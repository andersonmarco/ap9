==> flow/design.v <==
module clock_divider(clock,clock50Mhz,clock25Mhz,clock1Mhz,clock1Khz,clock25hz);
   input  wire clock;
   output wire clock50Mhz;
   output wire clock25Mhz;
   output wire clock1Mhz;
   output wire clock1Khz;
   output wire clock25hz;
   reg  reg25Mhz=1'b1;
   reg  reg1Mhz=1'b1;
   reg  reg1Khz=1'b1;
	reg  reg25hz=1'b1;
   reg [8:0] counter1Mhz=8'h00;
   reg [16:0] counter1Khz=16'h0000;
	reg [16:0] counter25hz=16'h0000;
   assign clock50Mhz=clock;
   assign clock25Mhz=reg25Mhz;
   assign clock1Mhz=reg1Mhz;
	assign clock1Khz=reg1Khz;
   assign clock25hz=reg25hz;
   always @ (posedge clock) begin     
      reg25Mhz=~reg25Mhz;               
      if(counter1Mhz == 8'h19) begin
         reg1Mhz=~reg1Mhz;
         counter1Mhz=8'h00;         
         if(counter1Khz==16'h01f4) begin
            reg1Khz=~reg1Khz;
            counter1Khz=16'h0000;       
				if(counter25hz==16'h01f4) begin
				   counter25hz=16'h0000;
					reg25hz=~reg25hz;
				end
				counter25hz=counter25hz+16'h0001;
         end
         counter1Khz=counter1Khz+16'h01;
      end      
      counter1Mhz=counter1Mhz+8'h01;
   end
endmodule
* From RTL to reports: clock_divider
What the tools print for clock_divider, step after step.
Lines are those of the file above, counted from 1.
Cell names lack the library's common part.
Not given: -
- Design top :: clock_divider
- Clock input :: clock
- Standard-cell library :: sky130hd
- Timing corner :: tt_025C_1v80

* Word level
Source: Yosys, flattened and elaborated, memories not mapped. Widths are those after wreduce. Registers that Yosys merges into a memory's read port (data or address) are not register bits. Print and check cells do not count. Equal cells are merged and count once.
- $add $sub $neg :: 3
- Equality and inequality tests :: 3
- Mux-type cells :: 6
- Bitwise logic cells :: 4
- Reductions and logical operators :: 2
** Operator list (number)
- 17-bit 2-to-1 mux :: 5
- 17-bit by 1-bit adder with 17-bit output with constant B :: 2
- 17-bit by 9-bit == test with 1-bit output with constant B :: 2
- 9-bit by 1-bit adder with 9-bit output with constant B :: 1
- 9-bit by 5-bit == test with 1-bit output with constant B :: 1
- 9-bit 2-to-1 mux :: 1
- 1-bit inverter :: 4
- 3-bit AND reduction :: 1
- 2-bit AND reduction :: 1
- Flip-flop bits (word level) :: 47
- Input bits :: 1
- Output and inout port bits :: 5
- Elaborated cells :: 25

* Logic depth
Depth = most cells in a row (Yosys ltp): at word level without a register or memory, in the mapped netlist without a sequential cell, where the memories' decode and read muxes count.
- Word-level depth :: 5
- ABC_AREA :: 1
- Gate-level depth with buffers :: 11
- Depth with buffers taken out :: 10

* Mapped cells and area
Source: synth_stat.txt of the flow (Yosys; design flattened, memories mapped). It holds for the ABC_AREA given above (unset counts as 0); a run with the other value may have another netlist.
The area totals of this step are shown rounded.
** Cells by type
- edfxtp_1 :: number 37, total area 1.11E+03 um^2
- nand2_1 :: number 58, total area 217.709 um^2
- dfxtp_1 :: number 10, total area 200.192 um^2
- inv_1 :: number 41, total area 153.898 um^2
- xor2_1 :: number 16, total area 140.134 um^2
- nand3_1 :: number 27, total area 135.13 um^2
- nor2_1 :: number 27, total area 101.347 um^2
- xnor2_1 :: number 9, total area 78.826 um^2
- nand4_1 :: number 9, total area 56.304 um^2
- ha_1 :: number 3, total area 37.536 um^2
- nor3_1 :: number 6, total area 30.029 um^2
- nand4_2 :: number 2, total area 25.024 um^2
- nor2_2 :: number 4, total area 25.024 um^2
- nor4_2 :: number 2, total area 25.024 um^2
- nand4_4 :: number 1, total area 21.27 um^2
- clkbuf_1 :: number 5, total area 18.768 um^2
- nand3b_1 :: number 2, total area 15.014 um^2
- nand2_2 :: number 2, total area 12.512 um^2
Other cell types: 7; their cells: 9.
- Cell count :: 270
- Cell area after synthesis :: 2460 um^2
- Sequential part of the area :: 1310 um^2
- Flip-flop cells :: 47
- Buffer cells :: 7

Ticket comment

Flow measurements of clock_divider on sky130hd: 2 stored runs with different settings, listed in no order. Input and output delays are each 20% of the period that was set; the output load is 0.01 pF.
By "total design power" is meant OpenSTA's value without simulated activity: inputs other than the clock are taken to toggle once in ten clock periods, and the tool carries that through the logic.
Measured values are rounded.

* Flow run A
** Files
==> flow/run.sh <==
#!/bin/bash
# the make line also repeats the synthesis and layout settings of config.mk as NAME=value (left out here)
make -C /OpenROAD-flow-scripts/flow DESIGN_CONFIG=/design/flow/config.mk WORK_HOME=/design/flow/orfs CLKGATE_MAP_FILE= finish
==> flow/config.mk <==
export PLATFORM = sky130hd
export DESIGN_NAME = clock_divider
export DESIGN_NICKNAME = clock_divider
export VERILOG_FILES = /design/flow/design.v
export SDC_FILE = /design/flow/constraint.sdc
export NUM_CORES = 4
export LEC_CHECK = 0
export ABC_AREA = 1
export CAP_MARGIN = 20
export CELL_PAD_IN_SITES_DETAIL_PLACEMENT = 1
export CORE_ASPECT_RATIO = 0.51
export CORE_MARGIN = 2
export CORE_UTILIZATION = 70
export CTS_CLUSTER_SIZE = 88
export MIN_ROUTING_LAYER = met2
export PLACE_DENSITY_LB_ADDON = 0.11
export SETUP_SLACK_MARGIN = 0.14
export SLEW_MARGIN = 25
==> flow/constraint.sdc <==
create_clock -name core_clock -period 2.33 [get_ports {clock}]
set_input_delay 0.4660 -clock core_clock [delete_from_list [all_inputs] [get_ports {clock}]]
set_output_delay 0.4660 -clock core_clock [all_outputs]
set_load 0.01 [all_outputs]
** Results
Incomplete, placement halted on DPL-0033.

* Flow run B
** Files
==> flow/run.sh <==
#!/bin/bash
# the make line also repeats the synthesis and layout settings of config.mk as NAME=value (left out here)
make -C /OpenROAD-flow-scripts/flow DESIGN_CONFIG=/design/flow/config.mk WORK_HOME=/design/flow/orfs CLKGATE_MAP_FILE= finish
==> flow/config.mk <==
export PLATFORM = sky130hd
export DESIGN_NAME = clock_divider
export DESIGN_NICKNAME = clock_divider
export VERILOG_FILES = /design/flow/design.v
export SDC_FILE = /design/flow/constraint.sdc
export NUM_CORES = 4
export LEC_CHECK = 0
export CAP_MARGIN = 20
export CELL_PAD_IN_SITES_GLOBAL_PLACEMENT = 1
export CORE_MARGIN = 2
export CORE_UTILIZATION = 57
export GPL_TIMING_DRIVEN = 1
export HOLD_SLACK_MARGIN = 0.1
export PLACE_DENSITY_LB_ADDON = 0.27
export SETUP_SLACK_MARGIN = 1.05
export SLEW_MARGIN = 10
==> flow/constraint.sdc <==
create_clock -name core_clock -period 4.49 [get_ports {clock}]
set_input_delay 0.8980 -clock core_clock [delete_from_list [all_inputs] [get_ports {clock}]]
set_output_delay 0.8980 -clock core_clock [all_outputs]
set_load 0.01 [all_outputs]
** Results
- Final design utilization :: 65.4%
- Summed negative setup slack :: 0 ps
- Lowest setup slack :: 1050 ps
- Total design power :: 0.000806 W
- Area of the standard cells in the finished layout :: 2410 um^2
- Total die area :: 4370 um^2
- Final worst hold slack :: 381 ps
- Chip area after synthesis (Yosys) :: 2200 um^2
